==> flow/design.v <==
module adder_tree_fsm(
    input clk,
    input rstn,
    input start,
    input [128 - 1:0] din,
    output done,
    output [16 - 1:0] dout
);
reg [2 - 1:0] c_state, n_state;
assign state = c_state;
localparam FSM_IDLE = 2'd0;
localparam FSM_RUN  = 2'd1;
localparam FSM_DONE = 2'd2;
always @(posedge clk, negedge rstn) begin
    if(!rstn) begin
        c_state <= FSM_IDLE;
    end
    else begin
        c_state <= n_state;
    end
end
always @(*) begin
    case(c_state)
        FSM_IDLE: begin
            if(start == 1'b1) begin
                n_state = FSM_RUN;
            end
            else begin
                n_state = FSM_IDLE;
            end
        end
        FSM_RUN: begin
            if(stage3_done == 1'b1) begin
                n_state = FSM_DONE;
            end
            else begin
                n_state = FSM_RUN;
            end
        end
        FSM_DONE: begin
            n_state = FSM_IDLE;
        end
        default: begin
            n_state = FSM_IDLE;
        end
    endcase
end
assign dout = (c_state == FSM_DONE) ? stage3 : 16'b0;
assign done = (c_state == FSM_DONE) ? 1'b1 : 1'b0;
reg start_reg;
reg [16 - 1:0] stage1_0, stage1_1, stage1_2, stage1_3;
reg [16 - 1:0] stage2_0, stage2_1;
reg [16 - 1:0] stage3;
reg stage1_done, stage2_done, stage3_done;
always @(posedge clk, negedge rstn) begin
    if(!rstn) begin
        start_reg <= 1'b0;
    end
    else begin
        start_reg <= start;
    end
end
always @(posedge clk, negedge rstn) begin
    if(!rstn) begin
        stage1_0 <= 16'b0;
        stage1_1 <= 16'b0;
        stage1_2 <= 16'b0;
        stage1_3 <= 16'b0;
        stage2_0 <= 16'b0;
        stage2_1 <= 16'b0;
        stage3 <= 16'b0;
        stage1_done <= 1'b0;
        stage2_done <= 1'b0;
        stage3_done <= 1'b0;
    end
    else if(c_state == FSM_RUN) begin
        stage1_0 <= din[15:0] + din[31:16];
        stage1_1 <= din[47:32] + din[63:48];
        stage1_2 <= din[79:64] + din[95:80];
        stage1_3 <= din[111:96] + din[127:112];
        stage1_done <= start_reg;
        stage2_0 <= stage1_0 + stage1_1;
        stage2_1 <= stage1_2 + stage1_3;
        stage2_done <= stage1_done;
        stage3 <= stage2_0 + stage2_1;
        stage3_done <= stage2_done;
    end
end
endmodule
== Tool chain data of adder_tree_fsm ==
Tool output for the design above, in the order of the flow.
Lines are those of the file above, counted from 1.
Operators carry their Yosys type and port widths (W data, S select, Z words).
Library cell names are shortened.
Not given: --
Set-up
  top module: adder_tree_fsm
  clock port: clk
  library: sky130hd
  library corner: tt_025C_1v80

== After elaboration ==
Counts by Yosys on the flattened word-level netlist (proc, flatten, opt, wreduce; memories kept). Register bits leave out memories and registers merged into their read ports (data or address); mux counts leave out enables and synchronous resets folded into registers. Print and check cells are left out. Cells with the same type and inputs are merged into one.
Bit counts
  register bits after elaboration: 118
  elaborated cells: 27
Cells by class
  reductions and logical operators: 1
  add/sub/neg operators: 7
  equality and inequality tests: 2
  mux-type cells: 5
Operators with widths (count)
  $add A16 B16 Y16: 7
  $mux W16: 1
  $pmux W2 S2: 1
  $eq A2 B1 Y1 const B: 1
  $eq A2 B2 Y1 const B: 1
  $logic_not A2 Y1: 1
  $mux W2: 1
  $mux W1: 2

== Depth ==
Longest topological path by Yosys (ltp), each cell counted once; first at word level (registers and memories cut), then after technology mapping (sequential cells cut; the memories' decode and read muxes count).
Depth
  word-level depth: 2
  ABC_AREA: 0
  gate-level depth with buffers: 8

== Netlist ==
The flow's flattened synthesis, as Yosys stat reports it; memories are mapped. The netlist is that of the ABC_AREA named above (0 if unset); the other value can give another one.
Totals and module areas in this step are rounded.
Cells by type (count)
  dfrtp_1: 118
  ha_1: 105
  mux2_2: 77
  xnor2_1: 61
  a21oi_1: 96
  a21o_1: 47
  nand2_1: 58
  nor2_1: 50
  xor2_1: 21
  and2_1: 23
  fa_1: 7
  o21ai_0: 25
  o21a_1: 15
  o21bai_1: 15
  nand3_1: 22
  nand4_1: 14
  inv_1: 23
  clkbuf_1: 22
Not listed: further types 48, cells in them 175.
Synthesis totals
  mapped area: 0.00942 mm^2
  standard cells after synthesis: 974
  buffers: 29
  flip-flop cells: 119
  sequential part of the area: 0.00298 mm^2

== Worst setup path after synthesis ==
OpenSTA on the mapped netlist: ideal clock, no wires. The path of least setup slack (recovery checks aside). Input and output delay are each 20% of the period. Register names are those of the netlist, which keeps one name where synthesis merged equal registers.
Timing after synthesis
  path kind: input port to flip-flop
  start point: input din[64]
  end point: register stage1_2[12]
  delay of the path: 1.904 ns
  path slack: 0.367 ns
  period: 2.84 ns
  stages: 8
  external input delay: 0.568 ns
  arrival time: 2.377 ns
  period reached after synthesis: 2.473 ns
"delay of the path" = arrival - input delay + setup time.
"stages": output pins that drive a net of the path, with the launching flip-flop's if there is one; two outputs of one cell count as two.
"period reached after synthesis" = period - worst setup slack (recovery checks aside). The figure is calculated, with input and output delays left at 20% of the set period.
Between the ends stands the longest chain of elaborated cells between them, by number of cells; it is not shown to be the way that was timed. Of several equally long chains one is given.
Each line given opens the expression or statement behind the cell; cells for indexed reads and writes are added by Yosys, which also makes memories of some case tables.
Between the ends, after synthesis
  cell sequence: ha_1 fa_1 a21o_4 a31oi_2 nor3_2 o31a_1 o21a_1 o31ai_1
  length of the longest elaborated chain: 1
  elaborated cells on any way between the ends: 1
  RTL lines with such cells: 1
  classes of those cells: add/sub: 1
RTL lines, path after synthesis
  from (decl): line 5  | input [128 - 1:0] din,
  $add A16 B16 Y16: line 79  | stage1_2 <= din[79:64] + din[95:80];
  to (assign): line 67  | stage1_2 <= 16'b0;
  to (assign): line 79
  to (decl): line 51  | reg [16 - 1:0] stage1_0, stage1_1, stage1_2, stage1_3;

== Worst path after layout ==
From the final timing report of entry B: the path of least setup slack in the routed layout; clock arrival at registers is part of the times.
Timing post-layout
  path kind: input port to flip-flop
  start point: input din[32]
  end point: register stage1_1[12]
  stages: 11
  path slack: 0.09 ns
  arrival time: 2.82 ns
  external input delay: 0.52 ns
  period: 2.61 ns
Between the ends stands the longest chain of elaborated cells between them, by number of cells; it is not shown to be the way that was timed. Of several equally long chains one is given.
Between the ends, post-layout
  cell sequence: clkdlybuf4s50_1 ha_1 fa_1 a21oi_1 buf_4 o211ai_1 buf_4 a21oi_1 o21ai_0 xor2_1 mux2_2
  length of the longest elaborated chain: 1
  elaborated cells on any way between the ends: 1
  RTL lines with such cells: 1
  classes of those cells: add/sub: 1
RTL lines, path post-layout
  from (decl): line 5  | input [128 - 1:0] din,
  $add A16 B16 Y16: line 78  | stage1_1 <= din[47:32] + din[63:48];
  to (assign): line 66  | stage1_1 <= 16'b0;
  to (assign): line 78
  to (decl): line 51  | reg [16 - 1:0] stage1_0, stage1_1, stage1_2, stage1_3;

Appendix: measured runs

Measured results for adder_tree_fsm: 2 stored runs of the Yosys and OpenROAD flow on sky130hd. The settings differ; the order carries no meaning. The constraints put input and output delay at 20% of the set period each and load the outputs with 0.01 pF.
"achieved period" means the clock period less the worst setup slack. The figure is calculated, with input and output delays left at 20% of the set period.
"power consumption" is the tool's figure for a default switching activity; nothing was simulated.
The results are shown rounded.

==> entry A: settings <==
{ "period_ns": 2.35, "CORE_UTILIZATION": 67, "SETUP_SLACK_MARGIN": 0.49, "PLACE_DENSITY_LB_ADDON": 0.3, "CORE_ASPECT_RATIO": 1.33, "CORE_MARGIN": 2, "CELL_PAD_IN_SITES_GLOBAL_PLACEMENT": 1, "TNS_END_PERCENT": 90, "ABC_AREA": 0, "CTS_CLUSTER_SIZE": 27, "CAP_MARGIN": 10, "MIN_ROUTING_LAYER": "met2", "MAX_ROUTING_LAYER": "met4", "SLEW_MARGIN": 20 }
==> entry A: results <==
unfinished; error FLW-0024 in placement

==> entry B: settings <==
{ "period_ns": 2.61, "CORE_UTILIZATION": 39, "CAP_MARGIN": 20, "CORE_MARGIN": 2, "SLEW_MARGIN": 20 }
==> entry B: results <==
setup slack of the critical path: 0.092 ns
power consumption: 13.6 mW
post-layout utilization: 52.1 %
area of the die: 0.0254 mm^2
synthesized cell area: 0.00942 mm^2
achieved period: 2.518 ns
standard-cell area after layout: 0.0123 mm^2
